==> flow/design.v <==
module SET ( clk , rst, en, central, radius, mode, busy, valid, candidate );
input clk, rst;
input en;
input [23:0] central;
input [11:0] radius;
input [1:0] mode;
output reg busy;
output reg valid;
output reg [7:0] candidate;
parameter IDLE = 0,
          GET = 1,
          CAL = 2,
          SCAN_MVX = 3,
          SCAN_MVY = 4,
          SCAN_DONE = 5;
reg [ 5: 0] cs,ns;
reg [3:0] x1;
reg [3:0] x2;
reg [3:0] x3;
reg [3:0] y1;
reg [3:0] y2;
reg [3:0] y3;
reg [3:0] r1;
reg [3:0] r2;
reg [3:0] r3;
reg [1:0] mode_r;
reg [3:0] scan_x;
reg [3:0] scan_y;
wire [8:0] square_plus_1;
wire [8:0] square_plus_2;
wire [8:0] square_plus_3;
wire belong1;
wire belong2;
wire belong3;
wire belong1n2;
wire belong2n3;
wire belong1n3;
wire belong_all;
wire [3:0] sign_x1;
wire [3:0] sign_x2;
wire [3:0] sign_x3;
wire [3:0] sign_y1;
wire [3:0] sign_y2;
wire [3:0] sign_y3;
wire [3:0] sign_r1;
wire [3:0] sign_r2;
wire [3:0] sign_r3;
wire [7:0] sign_square_x1;
wire [7:0] sign_square_y1;
wire [7:0] sign_square_x2;
wire [7:0] sign_square_y2;
wire [7:0] sign_square_x3;
wire [7:0] sign_square_y3;
wire [7:0] sign_square_r1;
wire [7:0] sign_square_r2;
wire [7:0] sign_square_r3;
assign sign_x1 = (scan_x <= x1)? (x1 - scan_x):(scan_x - x1);
assign sign_y1 = (scan_y <= y1)? (y1 - scan_y):(scan_y - y1);
assign sign_r1 = r1;
assign sign_x2 = (scan_x <= x2)? (x2 - scan_x):(scan_x - x2);
assign sign_y2 = (scan_y <= y2)? (y2 - scan_y):(scan_y - y2);
assign sign_r2 = r2;
assign sign_x3 = (scan_x <= x3)? (x3 - scan_x):(scan_x - x3);
assign sign_y3 = (scan_y <= y3)? (y3 - scan_y):(scan_y - y3);
assign sign_r3 = r3;
assign sign_square_x1 = sign_x1 * sign_x1;
assign sign_square_y1 = sign_y1 * sign_y1;
assign sign_square_r1 = sign_r1 * sign_r1;
assign square_plus_1 = sign_square_x1 + sign_square_y1;
assign belong1 = (square_plus_1 <= sign_square_r1)? 1'b1: 1'b0;
assign sign_square_x2 = sign_x2 * sign_x2;
assign sign_square_y2 = sign_y2 * sign_y2;
assign sign_square_r2 = sign_r2 * sign_r2;
assign square_plus_2 = sign_square_x2 + sign_square_y2;
assign belong2 = (square_plus_2 <= sign_square_r2)? 1'b1: 1'b0;
assign sign_square_x3 = sign_x3 * sign_x3;
assign sign_square_y3 = sign_y3 * sign_y3;
assign sign_square_r3 = sign_r3 * sign_r3;
assign square_plus_3 = sign_square_x3 + sign_square_y3;
assign belong3 = (square_plus_3 <= sign_square_r3)? 1'b1: 1'b0;
assign belong1n2 = (belong1 && belong2);
assign belong2n3 = (belong2 && belong3);
assign belong1n3 = (belong1 && belong3);
assign belong_all = (belong1 && belong2 && belong3);
always@(posedge clk or posedge rst)begin
    if(rst)begin
        cs <= 'd0;
        cs[IDLE] <= 1'd1;
    end
    else cs <= ns;
end
always@(*)begin
    ns = 'd0;
    case(1'd1)
        cs[IDLE]:begin
            if(en) ns[GET] = 1'd1;
            else ns[IDLE] = 1'd1;
        end
        cs[GET]: ns[CAL] = 1'd1;
        cs[CAL]:begin
            if(scan_x == 4'd8 && scan_y == 4'd8) ns[SCAN_DONE] = 1'd1;
            else if(scan_x == 4'd8) ns[SCAN_MVY] = 1'd1;
            else ns[SCAN_MVX] = 1'd1; 
        end
        cs[SCAN_MVX]: ns[CAL] = 1'd1;
        cs[SCAN_MVY]: ns[CAL] = 1'd1;
        cs[SCAN_DONE]: ns[IDLE] = 1'd1;
        default: ns[IDLE] = 1'd1;
    endcase
end
always@(posedge clk or posedge rst)begin
    if(rst)begin
        busy <= 1'd0;
        valid <= 1'd0;
        candidate <= 'd0;
        x1 <= 'd0;
        x2 <= 'd0;
        x3 <= 'd0;
        y1 <= 'd0;
        y2 <= 'd0;
        y3 <= 'd0;
        r1 <= 'd0;
        r2 <= 'd0;
        r3 <= 'd0;
        scan_x <= 4'd1;
        scan_y <= 4'd1;
        mode_r <= 'd0;
    end
    else begin
        case(1'd1)
            cs[IDLE]:begin 
                busy <= 1'd0;
                valid <= 1'd0;
                candidate <= 'd0;
                scan_x <= 4'd1;
                scan_y <= 4'd1;
            end
            cs[GET]: begin
                busy <= 1'd1;
                x1 <= central[23:20];
                y1 <= central[19:16];
                x2 <= central[15:12];
                y2 <= central[11:8];
                x3 <= central[7:4];
                y3 <= central[3:0];
                r1 <= radius[11:8];
                r2 <= radius[7:4];
                r3 <= radius[3:0];
                mode_r <= mode;
            end
            cs[CAL]:begin
                case(mode_r)
                    2'b00:begin
                        candidate <= (belong1)? (candidate + 1'd1): candidate;
                    end
                    2'b01:begin
                        candidate <= (belong1n2)? (candidate + 1'd1): candidate;
                    end
                    2'b10:begin
                        if(belong1n2) candidate <= candidate;
                        else if(belong1 || belong2) candidate <= candidate + 1'd1;
                    end
                    2'b11:begin
                        if(belong_all) candidate <= candidate;
                        else if(belong1n2 || belong1n3 || belong2n3) candidate <= candidate + 1'd1;
                    end
                endcase
            end
            cs[SCAN_MVX]:begin
                scan_x <= scan_x + 1'd1;
            end
            cs[SCAN_MVY]:begin
                scan_x <= 4'd1;
                scan_y <= scan_y + 1'd1;
            end
            cs[SCAN_DONE]:begin
                scan_x <= 4'd1;
                scan_y <= 4'd1;
                valid <= 1'd1;
                busy <= 1'd1;
            end
        endcase
    end
end
endmodule
Step by step through the tools: SET. Tool output for the design above, in the order of the flow. Line numbers count from 1 in the design file above. Operators carry their Yosys type and port widths (W data, S select, Z words). Library cell names are shortened. A cell with n/a has no value.

Top: SET. Clock input: clk. Standard-cell library: sky130hd. Corner: tt_025C_1v80.

Word level. Yosys after proc, flatten, opt, wreduce and memory -nomap, before mapping. Memory bits, and registers merged into a memory's read port (data or address), are not among the register bits. Print and check cells are not counted. Equal cells are merged and count once.

For bits in latches the number is 0. The entry for flip-flop bits (word level) reads 62. The figure for word width x clocked read ports is 0. The entry for memory bits (writable) reads 0. For input port bits the number is 41. ROM bits: 0. The figure for memories is 0.

The figure for $lt $le $gt $ge is 9. The figure for equality and inequality tests is 18. For $add $sub $neg the number is 18. For divide/modulo/power cells the number is 0. The entry for shift operators reads 0. Muxes and demuxes: 58. The figure for bitwise operators is 1. The entry for reduce/logical cells reads 21. The figure for multipliers is 9.

Operators with widths (count): $mul A4 B4 Y8 (9); $mux W8 (9); $mux W4 (17); $sub A4 B4 Y4 (12); $pmux W8 S4 (1); $ne A3 B3 Y1 const B (9); $add A8 B8 Y9 (3); $le A9 B8 Y1 (3); $mux W1 (27); $le A4 B4 Y1 (6); $reduce_and A9 Y1 (1); $mux W3 (3); $ne A2 B2 Y1 const B (4); $add A4 B1 Y4 const B (2); $eq A4 B4 Y1 const B (2); $reduce_and A4 Y1 (2); $add A8 B1 Y8 const B (1); $reduce_bool A3 Y1 (2); $logic_and A1 B1 Y1 (5); $reduce_and A5 Y1 (1); $reduce_bool A5 Y1 (1); $eq A2 B2 Y1 const B (2); $reduce_bool A2 Y1 (2); $reduce_bool A4 Y1 (1); $logic_or A1 B1 Y1 (3); $reduce_and A3 Y1 (1); $eq A2 B1 Y1 const B (1); $logic_not A2 Y1 (1).

Not listed: further kinds 3, cells in them 3.

Logic depth. Yosys ltp: most cells in a row. Word level: on the elaborated netlist, between registers, memories and ports. Mapped: between sequential cells and ports; inverters and the memories' decode and read muxes count.

Under word-level depth stands 15. The figure for ABC_AREA is 0. Under gate-level depth with buffers stands 32.

Synthesis result. Source: synth_stat.txt of the flow (Yosys; design flattened, memories mapped). It holds for the ABC_AREA given above (unset counts as 0); a run with the other value may have another netlist. The area totals of this step are shown rounded.

Cells by type: ha_1 (count 135, total area 1689.12 µm²); dfrtp_1 (count 59, total area 1.48E+03 µm²); fa_1 (count 46, total area 920.883 µm²); inv_1 (count 142, total area 533.011 µm²); o21ai_0 (count 41, total area 205.197 µm²); a21o_1 (count 27, total area 202.694 µm²); a21oi_1 (count 37, total area 185.178 µm²); mux2i_1 (count 18, total area 180.173 µm²); nor2_1 (count 46, total area 172.666 µm²); nand2_1 (count 45, total area 168.912 µm²); xnor2_1 (count 18, total area 157.651 µm²); xor2_1 (count 16, total area 140.134 µm²); mux2_2 (count 12, total area 135.13 µm²); nand2b_1 (count 16, total area 100.096 µm²); and2_1 (count 14, total area 87.584 µm²); dfstp_2 (count 3, total area 78.826 µm²); nand4_1 (count 10, total area 62.56 µm²); a41oi_1 (count 7, total area 61.309 µm²).

Not listed: further types 37, cells in them 102.

The figure for synthesis area is 7300 µm². The entry for cells in the netlist reads 794. The figure for mapped flip-flops is 62.

Path before layout. Path of least setup slack by OpenSTA after synthesis, without wires, with an ideal clock, recovery checks aside; 20% of the period is set as input and as output delay. Where synthesis merged equal registers, the netlist keeps one of their names.

Path type: reg-to-reg. Start point: register scan_x[0]. End point: register candidate[3]. Under launch time at the first pin stands 0.000 ns. The entry for arrival reads 7.362 ns. The entry for driving pins on the path reads 30. The entry for path delay reads 7.440 ns. Under setup slack stands 7.760 ns. The figure for period is 15.2 ns. For period reached after synthesis the number is 7.44 ns.

"path delay" is the arrival time less input delay plus setup time. "driving pins on the path" counts driving pins, that of a launching flip-flop among them; a cell with two outputs on the path counts twice. "period reached after synthesis" is the clock period less the worst setup slack; recovery checks do not enter. This is arithmetic on one report: input and output delays are still those of the set period (20% each). The rows between start and end are the longest chain of elaborated cells between them; the timing report does not say that the signal goes this way. Where chains are equally long, one stands for them. Each line given opens the expression or statement behind the cell; cells for indexed reads and writes are added by Yosys, which also makes memories of some case tables. A register here has more assigning lines than the two given.

Cells stage by stage: dfstp_2 > inv_1 > ha_1 > inv_1 > fa_1 > a21o_1 > a21oi_1 > a41oi_1 > mux2i_1 > xor2_1 > nor2_1 > inv_1 > fa_1 > fa_1 > fa_1 > inv_1 > fa_1 > ha_1 > fa_1 > a21o_1 > a21oi_1 > xnor2_1 > ha_1 > nand4b_1 > o22a_2 > a211oi_4 > or4b_1 > a31o_1 > or4_1 > a21oi_1. The figure for cells in the longest elaborated chain is 15. The entry for elaborated cells on any way between the ends reads 48. Classes of those cells: add/sub (9); mul (3); compare (6); eq/ne (6); mux (16); reduce/logical (8).

RTL lines, path after synthesis: from (decl) (RTL line 27) `reg [3:0] scan_x;`; from (assign) (RTL line 125) `scan_x <= 4'd1;`; from (assign) (RTL line 170) `scan_x <= scan_x + 1'd1;`; $sub A4 B4 Y4 (RTL line 57) `assign sign_x1 = (scan_x <= x1)? (x1 - scan_x):(scan_x - x1);`; $mux W4 (RTL line 57); $mul A4 B4 Y8 (RTL line 66) `assign sign_square_x1 = sign_x1 * sign_x1;`; $add A8 B8 Y9 (RTL line 69) `assign square_plus_1 = sign_square_x1 + sign_square_y1;`; $le A9 B8 Y1 (RTL line 70) `assign belong1 = (square_plus_1 <= sign_square_r1)? 1'b1: 1'b0;`; $mux W1 (RTL line 70); $logic_and A1 B1 Y1 (RTL line 81) `assign belong1n2 = (belong1 && belong2);`; $logic_or A1 B1 Y1 x2 (RTL line 165) `else if(belong1n2 || belong1n3 || belong2n3) candidate <= candidate + 1'd1;`; $mux W8 (RTL line 165); $mux W8 (RTL line 164) `if(belong_all) candidate <= candidate;`; $pmux W8 S4 (RTL line 152) `case(mode_r)`; $mux W8 x3 (RTL line 130) `case(1'd1)`; to (assign) (RTL line 154) `candidate <= (belong1)? (candidate + 1'd1): candidate;`; to (assign) (RTL line 157) `candidate <= (belong1n2)? (candidate + 1'd1): candidate;`; to (decl) (RTL line 9) `output reg [7:0] candidate;`.

Timing after layout. Path of least setup slack in the final report of stored run 1 (OpenROAD, finished layout, wires in). Where an end is a register, its clock arrival counts in the times.

Path type: reg-to-reg. Start point: register scan_x[0]. End point: register candidate[1]. The figure for period is 14.5 ns. The entry for driving pins on the path reads 31. Under launch time at the first pin stands 0.33 ns. The entry for arrival reads 8.62 ns. Under setup slack stands 6.11 ns.

The rows between start and end are the longest chain of elaborated cells between them; the timing report does not say that the signal goes this way. Where chains are equally long, one stands for them. A register here has more assigning lines than the two given.

Cells stage by stage: dfstp_2 > inv_1 > ha_1 > inv_1 > fa_1 > a21o_1 > a21oi_1 > a41oi_1 > mux2i_1 > xor2_1 > nor2_1 > inv_1 > fa_1 > fa_1 > fa_1 > inv_1 > fa_1 > ha_1 > fa_1 > a21o_1 > a21oi_1 > xnor2_1 > ha_1 > nor4_1 > o21ai_0 > a211oi_1 > xor2_1 > o211ai_1 > buf_2 > nor3_1 > o21a_1. The figure for cells in the longest elaborated chain is 15. The entry for elaborated cells on any way between the ends reads 48. Classes of those cells: add/sub (9); mul (3); compare (6); eq/ne (6); mux (16); reduce/logical (8).

RTL lines, path after layout: from (decl) (RTL line 27) `reg [3:0] scan_x;`; from (assign) (RTL line 125) `scan_x <= 4'd1;`; from (assign) (RTL line 170) `scan_x <= scan_x + 1'd1;`; $sub A4 B4 Y4 (RTL line 57) `assign sign_x1 = (scan_x <= x1)? (x1 - scan_x):(scan_x - x1);`; $mux W4 (RTL line 57); $mul A4 B4 Y8 (RTL line 66) `assign sign_square_x1 = sign_x1 * sign_x1;`; $add A8 B8 Y9 (RTL line 69) `assign square_plus_1 = sign_square_x1 + sign_square_y1;`; $le A9 B8 Y1 (RTL line 70) `assign belong1 = (square_plus_1 <= sign_square_r1)? 1'b1: 1'b0;`; $mux W1 (RTL line 70); $logic_and A1 B1 Y1 (RTL line 81) `assign belong1n2 = (belong1 && belong2);`; $logic_or A1 B1 Y1 x2 (RTL line 165) `else if(belong1n2 || belong1n3 || belong2n3) candidate <= candidate + 1'd1;`; $mux W8 (RTL line 165); $mux W8 (RTL line 164) `if(belong_all) candidate <= candidate;`; $pmux W8 S4 (RTL line 152) `case(mode_r)`; $mux W8 x3 (RTL line 130) `case(1'd1)`; to (assign) (RTL line 154) `candidate <= (belong1)? (candidate + 1'd1): candidate;`; to (assign) (RTL line 157) `candidate <= (belong1n2)? (candidate + 1'd1): candidate;`; to (decl) (RTL line 9) `output reg [7:0] candidate;`.

Add stored flow runs of SET

Below are 2 stored runs of the flow (Yosys, OpenROAD; platform sky130hd) on SET, each with its settings and what was measured, unordered. Constraints: input delay and output delay 20% of the set period each, output load 0.01 pF. By "period reached" is meant the clock period of the run minus its worst setup slack. This is arithmetic on one report: input and output delays are still those of the set period (20% each). "critical path time" means the part of the period allowed to the worst setup path (the constraints hold back 20% at inputs and 20% at outputs) less its slack; where the path has registers, the arrival times of their clocks count too. Measured values are rounded.

Files of stored run 1:
==> flow/run.sh <==
#!/bin/bash
# the make line also repeats the synthesis and layout settings of config.mk as NAME=value (left out here)
make -C /OpenROAD-flow-scripts/flow DESIGN_CONFIG=/design/flow/config.mk WORK_HOME=/design/flow/orfs CLKGATE_MAP_FILE= finish
==> flow/config.mk <==
export PLATFORM = sky130hd
export DESIGN_NAME = SET
export DESIGN_NICKNAME = SET
export VERILOG_FILES = /design/flow/design.v
export SDC_FILE = /design/flow/constraint.sdc
export NUM_CORES = 4
export LEC_CHECK = 0
export ABC_AREA = 0
export CAP_MARGIN = 20
export CORE_MARGIN = 4
export CORE_UTILIZATION = 38
export CTS_CLUSTER_DIAMETER = 272
export GPL_TIMING_DRIVEN = 0
export SLEW_MARGIN = 20
==> flow/constraint.sdc <==
create_clock -name core_clock -period 14.5 [get_ports {clk}]
set_input_delay 2.9000 -clock core_clock [delete_from_list [all_inputs] [get_ports {clk}]]
set_output_delay 2.9000 -clock core_clock [all_outputs]
set_load 0.01 [all_outputs]

Results of stored run 1. The netlist area reported by Yosys stands at 7,300 µm². The die size stands at 21,490 µm². The std-cell area (final layout) reads 8,442 µm². The final design utilization comes to 45.0 %. The setup slack of the worst path stands at 6.109 ns. The measured sum of negative setup slack is 0.000 ns. The period reached reads 8.391 ns. The measured critical path time is 8.39 ns. Kind of the worst setup path: reg-to-reg.

Files of stored run 2:
==> flow/run.sh <==
#!/bin/bash
# the make line also repeats the synthesis and layout settings of config.mk as NAME=value (left out here)
make -C /OpenROAD-flow-scripts/flow DESIGN_CONFIG=/design/flow/config.mk WORK_HOME=/design/flow/orfs CLKGATE_MAP_FILE= finish
==> flow/config.mk <==
export PLATFORM = sky130hd
export DESIGN_NAME = SET
export DESIGN_NICKNAME = SET
export VERILOG_FILES = /design/flow/design.v
export SDC_FILE = /design/flow/constraint.sdc
export NUM_CORES = 4
export LEC_CHECK = 0
export CAP_MARGIN = 20
export CELL_PAD_IN_SITES_GLOBAL_PLACEMENT = 3
export CORE_MARGIN = 5
export CORE_UTILIZATION = 62
export CTS_CLUSTER_DIAMETER = 213
export MAX_ROUTING_LAYER = met5
export PLACE_DENSITY_LB_ADDON = 0.11
export SLEW_MARGIN = 20
==> flow/constraint.sdc <==
create_clock -name core_clock -period 9.79 [get_ports {clk}]
set_input_delay 1.9580 -clock core_clock [delete_from_list [all_inputs] [get_ports {clk}]]
set_output_delay 1.9580 -clock core_clock [all_outputs]
set_load 0.01 [all_outputs]

Outcome of stored run 2: stopped before the end: placement reported FLW-0024.
